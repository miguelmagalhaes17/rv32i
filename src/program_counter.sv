==> flow/design.v <==
`timescale 1ns/1ps
module program_counter #(
    parameter WIDTH = 32
)(
    input  logic              clk,     
    input  logic              rst,     
    input  logic              i_en,    
    output logic  [WIDTH-1:0] o_pc     
);
    always @(posedge clk or negedge rst) begin
        if (!rst) begin
            o_pc <= {WIDTH{1'b0}};
        end 
        else if (i_en) begin
            o_pc <= o_pc + 1;
        end
    end
endmodule
---- Step by step through the tools: program_counter ----
Tool output for the design above, in the order of the flow.
Lines are those of the file above, counted from 1.
Operators carry their Yosys type and port widths (W data, S select, Z words).
Library cell names are shortened.
Not given: --
inputs
  top module .............................. program_counter
  clock input ............................. clk
  standard-cell library ................... sky130hd
  timing corner ........................... tt_025C_1v80

---- After elaboration ----
Counts by Yosys on the flattened word-level netlist (proc, flatten, opt, wreduce; memories kept). Register bits leave out memories and registers merged into their read ports (data or address); mux counts leave out enables and synchronous resets folded into registers. Print and check cells are left out. Cells with the same type and inputs are merged into one.
operators by class
  add/sub/neg operators ................... 1
operators by type and width
  operator                 number
  $add A32 B1 Y32 const B  1
word-level totals
  bits in registers ....................... 32
  output and inout port bits .............. 32
  word-level cells ........................ 2

---- Depth ----
Depth = most cells in a row (Yosys ltp): at word level without a register or memory, in the mapped netlist without a sequential cell, where the memories' decode and read muxes count.
logic depth
  depth in word-level cells ............... 1
  ABC_AREA ................................ 1
  gate-level depth with buffers ........... 8

---- Synthesis result ----
Source: synth_stat.txt of the flow (Yosys; design flattened, memories mapped). It holds for the ABC_AREA given above (unset counts as 0); a run with the other value may have another netlist.
The area totals of this step are shown rounded.
cells by type
  type      number  total area (µm²)
  dfrtp_1   32      800.768
  nand2_1   77      289.027
  nor2_1    33      123.869
  xor2_1    11      96.342
  nand3_1   18      90.086
  inv_1     21      78.826
  xnor2_1   6       52.55
  nor2_2    8       50.048
  nand3b_1  6       45.043
  nor2_4    4       45.043
  nand3_2   2       20.019
  nand2_2   3       18.768
  and2_1    2       12.512
  ha_1      1       12.512
  nand4_1   2       12.512
  nor3_1    2       10.01
  inv_2     1       3.754
synthesis totals
  mapped cells ............................ 229
  synthesis area .......................... 1760 µm²
  mapped flip-flops ....................... 32

---- Worst setup path after synthesis ----
OpenSTA on the mapped netlist: ideal clock, no wires. The path of least setup slack (recovery checks aside). Input and output delay are each 20% of the period. Register names are those of the netlist, which keeps one name where synthesis merged equal registers.
path post-synthesis
  kind .................................... register to register
  start point ............................. reg o_pc[0]
  end point ............................... reg o_pc[26]
  period .................................. 1.83 ns
  library setup time ...................... 0.117 ns
  launch time at the first pin ............ 0.000 ns
  arrival ................................. 1.206 ns
  data required time ...................... 1.713 ns
  slack ................................... 0.507 ns
  path delay .............................. 1.323 ns
  stages .................................. 9
  synthesis period reached ................ 1.323 ns
"path delay" is the arrival time less input delay plus setup time.
"stages": output pins that drive a net of the path, with the launching flip-flop's if there is one; two outputs of one cell count as two.
"synthesis period reached" is the clock period less the worst setup slack; recovery checks do not enter. This is arithmetic on one report: input and output delays are still those of the set period (20% each).
Between the ends stands the longest chain of elaborated cells between them, by number of cells; it is not shown to be the way that was timed. Of several equally long chains one is given.
A line is the first line of the expression or statement that the cell stems from. Yosys adds cells for indexed reads and writes and turns some case tables into memories.
between the ends, post-synthesis
  cells stage by stage .................... dfrtp_1 -> ha_1 -> nand2_2 -> nor2_2 -> nand2_1 -> nor2_1 -> nand3_1 -> nand2_1 -> nand2_1
  length of the longest elaborated chain .. 1
RTL lines, path post-synthesis
  element          line  source
  from (decl)      8     output logic  [WIDTH-1:0] o_pc
  from (assign)    12    o_pc <= {WIDTH{1'b0}};
  from (assign)    15    o_pc <= o_pc + 1;
  $add A32 B1 Y32  15
  to (assign)      12
  to (assign)      15
  to (decl)        8

---- Timing after layout ----
From the final timing report of run 1: the path of least setup slack in the routed layout; clock arrival at registers is part of the times.
path after layout
  kind .................................... register to output
  start point ............................. reg o_pc[24]
  end point ............................... out o_pc[24]
  period .................................. 2.07 ns
  launch time at the first pin ............ 0.28 ns
  arrival ................................. 1.33 ns
  data required time ...................... 1.66 ns
  slack ................................... 0.32 ns
  stages .................................. 2
between the ends, after layout
  cells stage by stage .................... dfrtp_1 -> clkdlybuf4s50_1
  length of the longest elaborated chain .. 0
RTL lines, path after layout
  element        line  source
  from (decl)    8     output logic  [WIDTH-1:0] o_pc
  from (assign)  12    o_pc <= {WIDTH{1'b0}};
  from (assign)  15    o_pc <= o_pc + 1;
  to (decl)      8

Settings and measured results of 2 stored flow runs for module program_counter (sky130hd), not sorted in any way. The constraints put input and output delay at 20% of the set period each and load the outputs with 0.01 pF.
"period reached" means the clock period less the worst setup slack. The figure is calculated, with input and output delays left at 20% of the set period.
"time on the worst setup path" = time allowed to the worst setup path (clock period - input delay - output delay, where it has them) - its slack; a late launch clock adds to it, a late capture clock takes from it.
By "overall power" is meant OpenSTA's value without simulated activity: inputs other than the clock are taken to toggle once in ten clock periods, and the tool carries that through the logic.
The results are shown rounded.

---- run 1 ----
settings
  period_ns = 2.07
  CORE_UTILIZATION = 31
  SETUP_SLACK_MARGIN = 0.2
  PLACE_DENSITY = 0.63
  CORE_ASPECT_RATIO = 0.58
  CORE_MARGIN = 2
  CELL_PAD_IN_SITES_GLOBAL_PLACEMENT = 0
  TNS_END_PERCENT = 15
  ABC_AREA = 1
  SLEW_MARGIN = 40
  MIN_ROUTING_LAYER = met1
  MAX_ROUTING_LAYER = met4
  CAP_MARGIN = 20
results
  overall power ........................... 1640 uW
  post-route worst hold slack ............. 0.512 ns
  post-synthesis cell area ................ 1760 µm²
  area of the die ......................... 6320 µm²
  period reached .......................... 1.745 ns
  setup total negative slack .............. 0.000 ns
  standard-cell area of the final layout .. 2300 µm²
  time on the worst setup path ............ 1.33 ns
  critical path kind ...................... register to output
  worst setup slack after layout .......... 0.325 ns

---- run 2 ----
settings
  period_ns = 3.07
  CORE_UTILIZATION = 59
  SETUP_SLACK_MARGIN = 0.67
  PLACE_DENSITY = 0.53
  CELL_PAD_IN_SITES_GLOBAL_PLACEMENT = 2
  CELL_PAD_IN_SITES_DETAIL_PLACEMENT = 2
  TNS_END_PERCENT = 10
  CTS_CLUSTER_SIZE = 12
  CAP_MARGIN = 10
  SLEW_MARGIN = 30
  CORE_MARGIN = 2
results
  not finished: placement ended with error GPL-0301
